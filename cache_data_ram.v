==> flow/design.v <==
function integer myclog2;
	input integer value;
	begin
		value = value-1;
		for (myclog2=0; value>0; myclog2=myclog2+1)
			value = value>>1;
	end
endfunction
module block_ram(input wire			clk,
		 input wire [addr_bits - 1:0]	read_addr,
		 output wire [data_bits - 1:0]	read_data,
		 input wire			wr_en,
		 input wire [addr_bits - 1:0]	write_addr,
		 input wire [data_bits - 1:0]	write_data);
parameter data_bits = 8;
parameter nr_entries = 32;
localparam addr_bits = myclog2(nr_entries);
reg [data_bits - 1:0]	mem[nr_entries - 1:0];
reg [data_bits - 1:0] 	q = {data_bits{1'b0}};
reg [data_bits - 1:0] 	bypass_data = {data_bits{1'b0}};
reg			bypass = 1'b0;
integer i;
initial begin
	for (i = 0; i < nr_entries; i = i + 1)
		mem[i] = {data_bits{1'b0}};
end
always @(posedge clk) begin
	if (wr_en)
		mem[write_addr] <= write_data;
	q <= mem[read_addr];
	bypass <= wr_en && read_addr == write_addr;
	bypass_data <= write_data;
end
assign read_data = bypass ? bypass_data : q;
endmodule
module cache_data_ram(input wire			clk,
		      input wire [addr_bits - 1:0]	read_addr,
		      output wire [31:0]		read_data,
		      input wire			wr_en,
		      input wire [addr_bits - 1:0]	write_addr,
		      input wire [31:0]			write_data,
		      input wire [3:0]			bytesel);
parameter nr_entries = 32;
localparam addr_bits = myclog2(nr_entries);
genvar		m;
wire [7:0] q [3:0];
generate
for (m = 0; m < 4; m = m + 1) begin: cache_ram
	block_ram	#(.data_bits(8),
			  .nr_entries(nr_entries))
			bram(.clk(clk),
			     .read_addr(read_addr),
			     .read_data(q[m]),
			     .wr_en(bytesel[m] && wr_en),
			     .write_addr(write_addr),
			     .write_data(write_data[((m + 1) * 8) - 1:m * 8]));
end
endgenerate
assign read_data = {q[3], q[2], q[1], q[0]};
endmodule
From RTL to reports: cache_data_ram --
The steps from the RTL of cache_data_ram to its reports follow in flow order. Lines are those of the file above, counted from 1. Library cell names are shortened. Not given: -
Design: top cache_data_ram, clock input clk, cell library sky130hd, corner tt_025C_1v80

Word level --
Counts by Yosys on the flattened word-level netlist (proc, flatten, opt, wreduce; memories kept). Register bits leave out memories and registers merged into their read ports (data or address); mux counts leave out enables and synchronous resets folded into registers. Print and check cells are left out. Cells with the same type and inputs are merged into one. Yosys's memory passes give these memory sizes; they may raise the number of words (mostly to a power of two), join words into wider ones and drop unused or constant bits.
Operators by class: $add $sub $neg 0, multiply operators 0, div/mod/pow operators 0, order comparisons 0, equality and inequality tests 1, shift-type cells 0, muxes and demuxes 16, bitwise logic cells 0, reductions and logical operators 8
Operators by type and width (number):
- two-way mux 8 bit | 8
- two-way mux 5 bit | 4
- logical AND 1 bit | 8
- equality test 5 bit | 1
- two-way mux 1 bit | 4
Bit counts: bits in registers 36, latch bits 0, memory bits (writable) 1024, memory bits (read-only) 0, clocked read ports x word width 32, memories kept 4, output and inout port bits 32
Memory list:
- cache_ram[0].bram.mem | depth 32, width 8, rd ports 1, write ports 1, RTL line 18 | reg [data_bits - 1:0] mem[nr_entries - 1:0];
- cache_ram[1].bram.mem | depth 32, width 8, rd ports 1, write ports 1, RTL line 18
- cache_ram[2].bram.mem | depth 32, width 8, rd ports 1, write ports 1, RTL line 18
- cache_ram[3].bram.mem | depth 32, width 8, rd ports 1, write ports 1, RTL line 18

Logic depth --
Depth = most cells in a row (Yosys ltp): at word level without a register or memory, in the mapped netlist without a sequential cell, where the memories' decode and read muxes count.
Logic depth: depth in word-level cells 2, ABC_AREA 0, gate-level depth with buffers 8, gate-level depth less buffers 5

Mapped cells and area --
Source: synth_stat.txt of the flow (Yosys; design flattened, memories mapped). It holds for the ABC_AREA given above (unset counts as 0); a run with the other value may have another netlist.
Cells by type:
- edfxtp_1 | number 1024, total area 3.07E+04 sq um
- mux2i_1 | number 512, total area 5.12E+03 sq um
- dfxtp_1 | number 68, total area 1.36E+03 sq um
- a22oi_1 | number 96, total area 720.691 sq um
- a22o_1 | number 64, total area 560.538 sq um
- nor2_1 | number 135, total area 506.736 sq um
- nand2_1 | number 134, total area 502.982 sq um
- nand3_1 | number 97, total area 485.466 sq um
- a21oi_1 | number 96, total area 480.461 sq um
- mux2_2 | number 32, total area 360.346 sq um
- buf_2 | number 43, total area 215.206 sq um
- a31oi_1 | number 32, total area 200.192 sq um
- clkbuf_1 | number 53, total area 198.941 sq um
- buf_4 | number 24, total area 180.173 sq um
- nor3_1 | number 34, total area 170.163 sq um
- buf_6 | number 15, total area 168.912 sq um
- buf_8 | number 7, total area 105.101 sq um
- xor2_1 | number 3, total area 26.275 sq um
Not listed: further types 10, cells in them 23.
Synthesis totals: standard cells after synthesis 2492, mapped area 42271.8 sq um, area of sequential cells 32110.8 sq um, flip-flops 1092, buffers 148
The figures by module come from a second, unflattened synthesis with its own total; it is not the netlist above.
Unflattened totals: cell total of the unflattened synthesis 1784, area (unflattened synthesis) 41670.0 sq um
Rows give one instance, submodules left out.
By module:
- block_ram | times used 4, cells 445, area 10411.2 sq um
- cache_data_ram | times used 1, cells 4, area 25.0 sq um

Worst setup path after synthesis --
OpenSTA on the mapped netlist: ideal clock, no wires. The path of least setup slack (recovery checks aside). Input and output delay are each 20% of the period. Register names are those of the netlist, which keeps one name where synthesis merged equal registers.
Path after synthesis: path type input to register, from in write_addr[3], to mem cache_ram[0].bram.mem[8][0], period 2.13 ns, external input delay 0.426 ns, time at the first pin 0.426 ns, arrival time 1.575 ns, data required time 1.760 ns, setup slack 0.185 ns, path delay 1.519 ns, driving pins on the path 4, buffers on the path 1, synthesis period reached 1.945 ns
"path delay" is the arrival time less input delay plus setup time. "driving pins on the path" counts driving pins, that of a launching flip-flop among them; a cell with two outputs on the path counts twice. "synthesis period reached" = period - worst setup slack (recovery checks aside). The figure is calculated, with input and output delays left at 20% of the set period. The rows between start and end are the longest chain of elaborated cells between them; the timing report does not say that the signal goes this way. Where chains are equally long, one stands for them. A line is the first line of the expression or statement that the cell stems from. Yosys adds cells for indexed reads and writes and turns some case tables into memories.
Between the ends, after synthesis: path through clkbuf_1 nor3b_1 nand2_1 nor2_1, length of the longest elaborated chain 1
RTL lines, path after synthesis:
- start, declared | RTL line 40 | input wire [addr_bits - 1:0] write_addr,
- two-way mux 5 bit | RTL line 28 | if (wr_en)
- end, declared | RTL line 18 | reg [data_bits - 1:0] mem[nr_entries - 1:0];

Timing after layout --
Path of least setup slack in the final report of flow run A (OpenROAD, finished layout, wires in). Where an end is a register, its clock arrival counts in the times.
Path post-layout: path type register to output, from reg cache_ram[0].bram.bypass, to out read_data[0], period 2.15 ns, time at the first pin 0.67 ns, arrival time 1.70 ns, data required time 1.72 ns, setup slack 0.02 ns, driving pins on the path 5, buffers on the path 3
The rows between start and end are the longest chain of elaborated cells between them; the timing report does not say that the signal goes this way. Where chains are equally long, one stands for them.
Between the ends, post-layout: path through dfxtp_4 buf_8 buf_6 mux2_4 buf_6, length of the longest elaborated chain 1
RTL lines, path post-layout:
- start, declared | RTL line 21 | reg bypass = 1'b0;
- start, assigned | RTL line 31 | bypass <= wr_en && read_addr == write_addr;
- two-way mux 8 bit | RTL line 34 | assign read_data = bypass ? bypass_data : q;
- end, declared | RTL line 38 | output wire [31:0] read_data,

# Flow runs of cache_data_ram

cache_data_ram through Yosys and OpenROAD on sky130hd: 2 stored runs, unordered, with their settings and measured results. The constraints put input and output delay at 20% of the set period each and load the outputs with 0.01 pF.
By "period achieved" is meant the clock period of the run minus its worst setup slack. This is arithmetic on one report: input and output delays are still those of the set period (20% each).
"time used up by the worst setup path": the worst setup path's part of the clock period (all of it between registers, 20% less for each end at a port) less its slack. A launch clock that arrives late makes it longer, a capture clock that arrives late makes it shorter.
By "total power of the final layout" is meant OpenSTA's value without simulated activity: inputs other than the clock are taken to toggle once in ten clock periods, and the tool carries that through the logic.

[flow run A] flow files
==> flow/run.sh <==
#!/bin/bash
# the make line also repeats the synthesis and layout settings of config.mk as NAME=value (left out here)
make -C /OpenROAD-flow-scripts/flow DESIGN_CONFIG=/design/flow/config.mk WORK_HOME=/design/flow/orfs CLKGATE_MAP_FILE= finish
==> flow/config.mk <==
export PLATFORM = sky130hd
export DESIGN_NAME = cache_data_ram
export DESIGN_NICKNAME = cache_data_ram
export VERILOG_FILES = /design/flow/design.v
export SDC_FILE = /design/flow/constraint.sdc
export NUM_CORES = 4
export LEC_CHECK = 0
export CAP_MARGIN = 20
export CORE_MARGIN = 2
export CORE_UTILIZATION = 40
export SLEW_MARGIN = 20
==> flow/constraint.sdc <==
create_clock -name core_clock -period 2.15 [get_ports {clk}]
set_input_delay 0.4300 -clock core_clock [delete_from_list [all_inputs] [get_ports {clk}]]
set_output_delay 0.4300 -clock core_clock [all_outputs]
set_load 0.01 [all_outputs]

[flow run A] result: die size 108297.0 sq um; worst hold slack 0.532 ns; setup slack of the critical path 0.020 ns; area of the synthesized netlist 42271.8 sq um; time used up by the worst setup path 1.70 ns; critical path kind register to output; total negative slack on setup checks 0.000 ns; final utilization 48.2 %; total power of the final layout 0.04489 W; standard-cell area after layout 50653.6 sq um; period achieved 2.130 ns

[flow run B] flow files
==> flow/run.sh <==
#!/bin/bash
# the make line also repeats the synthesis and layout settings of config.mk as NAME=value (left out here)
make -C /OpenROAD-flow-scripts/flow DESIGN_CONFIG=/design/flow/config.mk WORK_HOME=/design/flow/orfs CLKGATE_MAP_FILE= finish
==> flow/config.mk <==
export PLATFORM = sky130hd
export DESIGN_NAME = cache_data_ram
export DESIGN_NICKNAME = cache_data_ram
export VERILOG_FILES = /design/flow/design.v
export SDC_FILE = /design/flow/constraint.sdc
export NUM_CORES = 4
export LEC_CHECK = 0
export ABC_AREA = 0
export CAP_MARGIN = 20
export CORE_ASPECT_RATIO = 1.65
export CORE_MARGIN = 9
export CORE_UTILIZATION = 19
export MIN_ROUTING_LAYER = met1
export PLACE_DENSITY_LB_ADDON = 0.23
export SETUP_SLACK_MARGIN = -0.14
export SLEW_MARGIN = 10
==> flow/constraint.sdc <==
create_clock -name core_clock -period 2.02 [get_ports {clk}]
set_input_delay 0.4040 -clock core_clock [delete_from_list [all_inputs] [get_ports {clk}]]
set_output_delay 0.4040 -clock core_clock [all_outputs]
set_load 0.01 [all_outputs]

[flow run B] result: die size 240324.0 sq um; worst hold slack 0.396 ns; setup slack of the critical path -0.110 ns; area of the synthesized netlist 42271.8 sq um; time used up by the worst setup path 1.73 ns; critical path kind register to output; total negative slack on setup checks -1.084 ns; final utilization 24.1 %; total power of the final layout 0.047533 W; standard-cell area after layout 53460.0 sq um; period achieved 2.130 ns
